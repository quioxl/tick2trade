==> flow/design.v <==
package tts_pkg;
  parameter  CMD_B             = 248;
  parameter  RAM_B             = 240;
  parameter  ADDR_B            = 224;
  parameter  RES_B             = 216;
  parameter  BYTE_EN_B         = 192;
  parameter  DATA_B            = 0;
  parameter  CMD_NUM_BYTES     = 1;
  parameter  RAM_NUM_BYTES     = 1;
  parameter  ADDR_NUM_BYTES    = 2;
  parameter  RES_NUM_BYTES     = 1;
  parameter  BYTE_EN_NUM_BYTES = 3;
  parameter  DATA_NUM_BYTES    = 24;
  typedef enum bit [7:0] {
    SRCB = 8'd1,              
    PRCB = 8'd2,              
    VRCB = 8'd4,              
    ORCB = 8'd8               
  } t_RAM_ENCODING;
  typedef enum {
    WAIT,
    LD,
    CMP
  } t_sef_st;
  typedef struct packed {
    logic         [CMD_NUM_BYTES*8-1:0] cmd;
    logic         [RAM_NUM_BYTES*8-1:0] ram;
    logic          [ADDR_NUM_BYTES*8:0] addr;
    logic           [RES_NUM_BYTES*8:0] res;
    logic     [BYTE_EN_NUM_BYTES*8-1:0] byte_en;
    logic        [DATA_NUM_BYTES*8-1:0] data;
  } t_host_msg_map;
endpackage
package t2t_pkg;
  parameter MSG_TYPE_BYTES   = 3;
  parameter MSG_SYMID_BYTES  = 2;
  parameter MSG_PRICE1_BYTES = 3;
  parameter MSG_PRICE2_BYTES = 5;
  parameter MSG_PRICE_BYTES  = MSG_PRICE1_BYTES + MSG_PRICE2_BYTES;
  parameter MSG_VOL2_BYTES   = 3;
  parameter MSG_VOL3_BYTES   = 1;
  parameter MSG_VOL_BYTES    = MSG_VOL2_BYTES + MSG_VOL3_BYTES;
  parameter MSG_WIDTH   = 64;
  parameter MSG_TYPE    = 40;
  parameter MSG_SYMID   = 24;
  parameter MSG_PRICE   = 24;
  parameter MSG_VOL     = 56;
  typedef struct packed {
    bit [(MSG_TYPE_BYTES*8)-1  :0]  msg_type;
    bit [(MSG_SYMID_BYTES*8)-1 :0]  symid;
    bit [(MSG_PRICE1_BYTES*8)-1:0]  price_up;
  } t_msg_beat1;
  typedef struct packed {
    bit [(MSG_PRICE2_BYTES*8)-1:0] price_dn;
    bit [(MSG_VOL2_BYTES*8)-1  :0] vol_up;
  } t_msg_beat2;
  typedef struct packed {
    bit [(MSG_VOL3_BYTES*8)-1:0] vol_dn;
    bit [MSG_VOL-1           :0] unused;
  } t_msg_beat3;
  typedef union packed {
    t_msg_beat1                 beat1;
    t_msg_beat2                 beat2;
    t_msg_beat3                 beat3;
    bit         [MSG_WIDTH-1:0] raw;
  } t_dec_msg;
  parameter  MSG_NEW           = 24'h4E_45_57;  
  typedef struct packed {
    logic      valid;
    logic      sop;
    logic      eop;
    t_dec_msg  data;
  } t_avalon_msg;
endpackage
interface order_interface #( parameter DATA_WIDTH = 128);
  logic                    clk;
  logic                    reset_n;
  logic [(DATA_WIDTH-1):0] data;
  logic                    ready;
  logic                    valid;
endinterface
import tts_pkg::*;
module cmp #(
  parameter CMP_RAM_WIDTH  = 64,   
  parameter CMP_CYCA_WIDTH = 24,   
  parameter CMP_REG_CYCB   = 0,    
  parameter CMP_PIPE       = 0     
) (
  input                              clk,          
  input                              reset_n,      
  input  bit [CMP_RAM_WIDTH-1    :0] rcb_data,     
  input  bit [(CMP_RAM_WIDTH/2)-1:0] tts_field,    
  input  bit                         sef_load_a,   
  input  bit                         sef_load_b,   
  output bit                         cmp_pass      
);
  localparam FLD_HI = (CMP_RAM_WIDTH/2) - 1;
  localparam FLD_LO = (CMP_RAM_WIDTH/2) - CMP_CYCA_WIDTH;
  reg  [FLD_HI:0] field_q;
  reg             load_b_q;
  wire [FLD_HI:0] compare_val;
  wire            field_lt_max, field_gt_min;
  always @(posedge clk) begin
    if      (!reset_n)   field_q                <= '0;
    else if (sef_load_a) field_q[FLD_HI:FLD_LO] <= tts_field[FLD_HI:FLD_LO];
    else if (sef_load_b) field_q[FLD_LO-1:0]    <= tts_field[FLD_LO-1:0];
  end
  always @(posedge clk) begin
    if (!reset_n)        load_b_q <= 1'b0;
    else if (sef_load_b) load_b_q <= 1'b1;
    else if (sef_load_a) load_b_q <= 1'b0;
  end
  if (CMP_REG_CYCB == 1) begin
    assign compare_val = field_q;
  end else begin
    assign compare_val = load_b_q ? field_q : {field_q[FLD_HI:FLD_LO],tts_field[FLD_LO-1:0]};
  end
  cmp_sub #( 
    .SUB_DATA_WIDTH  (FLD_HI+1),
    .SUB_EARLY_WIDTH (CMP_CYCA_WIDTH),
    .SUB_PIPE        (CMP_PIPE)
  ) cmp_max_i (
    .clk       (clk),
    .reset_n   (reset_n),
    .value_hi  (rcb_data[CMP_RAM_WIDTH-1:CMP_RAM_WIDTH/2]),
    .value_lo  (compare_val),
    .cond_true (field_lt_max)
  );
  cmp_sub #( 
    .SUB_DATA_WIDTH  (FLD_HI+1),
    .SUB_EARLY_WIDTH (CMP_CYCA_WIDTH),
    .SUB_PIPE        (CMP_PIPE)
  ) cmp_min_i (
    .clk       (clk),
    .reset_n   (reset_n),
    .value_hi  (compare_val),
    .value_lo  (rcb_data[(CMP_RAM_WIDTH/2)-1:0]),
    .cond_true (field_gt_min)
  );
  assign cmp_pass = field_lt_max & field_gt_min;
endmodule  
import tts_pkg::*;
module cmp_sub #(
  parameter SUB_DATA_WIDTH  = 32,   
  parameter SUB_EARLY_WIDTH = 24,   
  parameter SUB_PIPE        = 0     
) (
  input                              clk,          
  input                              reset_n,      
  input  bit [SUB_DATA_WIDTH-1:0]    value_hi,     
  input  bit [SUB_DATA_WIDTH-1:0]    value_lo,     
  output bit                         cond_true     
);
  assign cond_true = value_hi > value_lo;
endmodule  
# ---- Tool chain data of cmp
# What the tools print for cmp, step after step.
# Lines are those of the file above, counted from 1.
# Library cell names are shortened.
# The mark - stands for no value.
dict set report inputs {
  top {cmp}
  clk_port {clk}
  lib {sky130hd}
  pvt_corner {tt_025C_1v80}
}

# ---- After elaboration
# Source: Yosys, flattened and elaborated, memories not mapped. Widths are those after wreduce. Registers that Yosys merges into a memory's read port (data or address) are not register bits. Print and check cells do not count. Equal cells are merged and count once.
dict set report classes {
  reduce_logical 2
  n_mux 3
  n_cmp 2
  bitwise 2
}
# operator count
set ops {}
lappend ops {{32-bit greater-than comparator} 2}
lappend ops {{8-bit 2-to-1 mux} 1}
lappend ops {{2-bit AND reduction} 1}
lappend ops {{2-bit nonzero test} 1}
lappend ops {{1-bit 2-to-1 mux} 2}
lappend ops {{1-bit AND} 1}
lappend ops {{1-bit inverter} 1}
dict set report word_totals {
  ff_bits 33
  elab_cells 12
  output_inout_bits 1
  input_bits 100
}

# ---- Depth
# Yosys ltp: most cells in a row. Word level: on the elaborated netlist, between registers, memories and ports. Mapped: between sequential cells and ports; inverters and the memories' decode and read muxes count.
dict set report depth {
  depth_word 3
  abc_area 0
  depth_mapped 10
  depth_no_buf 9
}

# ---- Synthesis result
# Yosys stat after the flow's synthesis: flattened, memories mapped to cells. It holds for the ABC_AREA given above (unset counts as 0); a run with the other value may have another netlist.
# The area totals of this step are shown rounded.
dict set report synth_totals {
  synth_area_um2 2900
  buf_cells 8
  stdcells 347
  seq_area_um2 660
  ffs 33
}
# cell_type count type_area_um2
set by_type {}
lappend by_type {ha_1 64 800.768}
lappend by_type {dfxtp_1 33 660.634}
lappend by_type {mux2i_1 40 400.384}
lappend by_type {inv_1 68 255.245}
lappend by_type {nor2b_1 34 212.704}
lappend by_type {a21oi_1 30 150.144}
lappend by_type {nand4_1 12 75.072}
lappend by_type {nand2_1 17 63.811}
lappend by_type {o21ai_0 10 50.048}
lappend by_type {a21o_1 4 30.029}
lappend by_type {nand3_1 6 30.029}
lappend by_type {buf_2 5 25.024}
lappend by_type {a221o_1 2 20.019}
lappend by_type {nor4_1 3 18.768}
lappend by_type {a211o_1 2 17.517}
lappend by_type {a221oi_1 2 17.517}
lappend by_type {nor3_1 3 15.014}
lappend by_type {nor4_2 1 12.512}
# Not listed: further types 7, cells in them 11.
# By module: a second synthesis without flattening, with its own total; a netlist apart from the flattened one above.
dict set report hier_totals {
  hier_cells 350
  hier_area_um2 3000
}
# Rows give one instance, submodules left out.
# module area_um2 n_inst n_cells seq_area_um2
set by_module {}
lappend by_module {cmp_sub 810 2 112 0.0}
lappend by_module {cmp 1400 1 126 660}

# ---- Worst setup path after synthesis
# OpenSTA on the mapped netlist: ideal clock, no wires. The path of least setup slack (recovery checks aside). Input and output delay are each 20% of the period. Register names are those of the netlist, which keeps one name where synthesis merged equal registers.
dict set report synth_timing {
  path_kind {input-to-output}
  start {input port tts_field[7]}
  end {output port cmp_pass}
  in_delay_ns 0.916
  delay_ns 1.395
  arrival_ns 2.311
  setup_slack_ns 1.353
  path_stages 9
  required_time_ns 3.664
  n_path_buf 0
  output_delay_ns 0.916
  period_ns 4.58
  launch_ns 0.916
  period_less_setup_slack_ns 3.227
}
# "delay_ns" is the arrival time less input delay plus setup time.
# A path that ends at an output port has no setup time.
# "path_stages" counts driving pins, that of a launching flip-flop among them; a cell with two outputs on the path counts twice.
# "period_less_setup_slack_ns" = period - worst setup slack (recovery checks aside). The figure is calculated, with input and output delays left at 20% of the set period.
# Between the ends stands the longest chain of elaborated cells between them, by number of cells; it is not shown to be the way that was timed. Of several equally long chains one is given.
# A line is the first line of the expression or statement that the cell stems from. Yosys adds cells for indexed reads and writes and turns some case tables into memories.
dict set report synth_via {
  path_cell_list {mux2i_1 -> inv_1 -> ha_1 -> a21oi_1 -> o21ai_0 -> a221o_1 -> a211o_1 -> a21oi_1 -> nor3_1}
  elab_chain_cells 3
  cone_cells 4
  lines_between 3
  classes_between {compare: 2; mux: 1; logic: 1}
}
# item line
set synth_lines {}
lappend synth_lines {{start, declared} 92} ;# input  bit [(CMP_RAM_WIDTH/2)-1:0] tts_field,
lappend synth_lines {{8-bit 2-to-1 mux} 116} ;# assign compare_val = load_b_q ? field_q : {field_q[FLD_HI:FLD_LO],tts_field[FLD_LO-1:0]};
lappend synth_lines {{32-bit greater-than comparator} 154} ;# assign cond_true = value_hi > value_lo;
lappend synth_lines {{1-bit AND} 140} ;# assign cmp_pass = field_lt_max & field_gt_min;
lappend synth_lines {{end, declared} 95} ;# output bit                         cmp_pass

# ---- Timing after layout
# Path of least setup slack in the final report of run 2 (OpenROAD, finished layout, wires in). Where an end is a register, its clock arrival counts in the times.
dict set report layout_timing {
  path_kind {input-to-output}
  start {input port rcb_data[5]}
  end {output port cmp_pass}
  period_ns 3.17
  launch_ns 0.63
  in_delay_ns 0.63
  output_delay_ns 0.63
  n_path_buf 2
  required_time_ns 2.54
  path_stages 10
  setup_slack_ns 0.05
  arrival_ns 2.49
}
# Between the ends stands the longest chain of elaborated cells between them, by number of cells; it is not shown to be the way that was timed. Of several equally long chains one is given.
dict set report layout_via {
  path_cell_list {clkdlybuf4s50_1 -> inv_1 -> ha_4 -> a21oi_2 -> o21ai_1 -> a221o_1 -> a211o_1 -> a21oi_2 -> nor3_2 -> buf_2}
  elab_chain_cells 2
  cone_cells 2
  lines_between 2
  classes_between {compare: 1; logic: 1}
}
# item line
set layout_lines {}
lappend layout_lines {{start, declared} 91} ;# input  bit [CMP_RAM_WIDTH-1    :0] rcb_data,
lappend layout_lines {{32-bit greater-than comparator} 154} ;# assign cond_true = value_hi > value_lo;
lappend layout_lines {{1-bit AND} 140} ;# assign cmp_pass = field_lt_max & field_gt_min;
lappend layout_lines {{end, declared} 95} ;# output bit                         cmp_pass

# Module cmp, platform sky130hd: 2 stored runs of the flow (Yosys, OpenROAD) with differing settings, in no particular order. Input and output delays are each 20% of the period that was set; the output load is 0.01 pF.
# "period_less_ws_ns" means the clock period less the worst setup slack. The figure is calculated, with input and output delays left at 20% of the set period.
# "worst_path_ns" means the part of the period allowed to the worst setup path (the constraints hold back 20% at inputs and 20% at outputs) less its slack; where the path has registers, the arrival times of their clocks count too.
# "fin_power_uw": no workload was simulated; the value follows from the tool's default switching activity.
# The results are shown rounded.
run="run 1" settings period_ns=2.39 CORE_UTILIZATION=56 SETUP_SLACK_MARGIN=0.31 PLACE_DENSITY_LB_ADDON=0.05 CELL_PAD_IN_SITES_GLOBAL_PLACEMENT=1 GPL_TIMING_DRIVEN=0 CTS_CLUSTER_DIAMETER=348 CAP_MARGIN=10 MAX_ROUTING_LAYER="met5" CORE_MARGIN=2 SLEW_MARGIN=20
run="run 1" outcome="no final report: placement broke off with FLW-0024"
run="run 2" settings period_ns=3.17 CORE_UTILIZATION=27 SETUP_SLACK_MARGIN=0.39 CORE_ASPECT_RATIO=0.57 GPL_ROUTABILITY_DRIVEN=0 SLEW_MARGIN=40 MIN_ROUTING_LAYER="met1" MAX_ROUTING_LAYER="met5" CAP_MARGIN=20 CORE_MARGIN=2
run="run 2" results synth_chip_area_um2=2900 dieArea_um2=12000 layout_stdcell_area_um2=5000 final_util_frac=0.48 fin_ws_ns=0.047 tns_ns=0.000 ws_hold_ns=0.52 fin_power_uw=1500 period_less_ws_ns=3.123 worst_path_ns=1.85 worstPathKind="input-to-output"
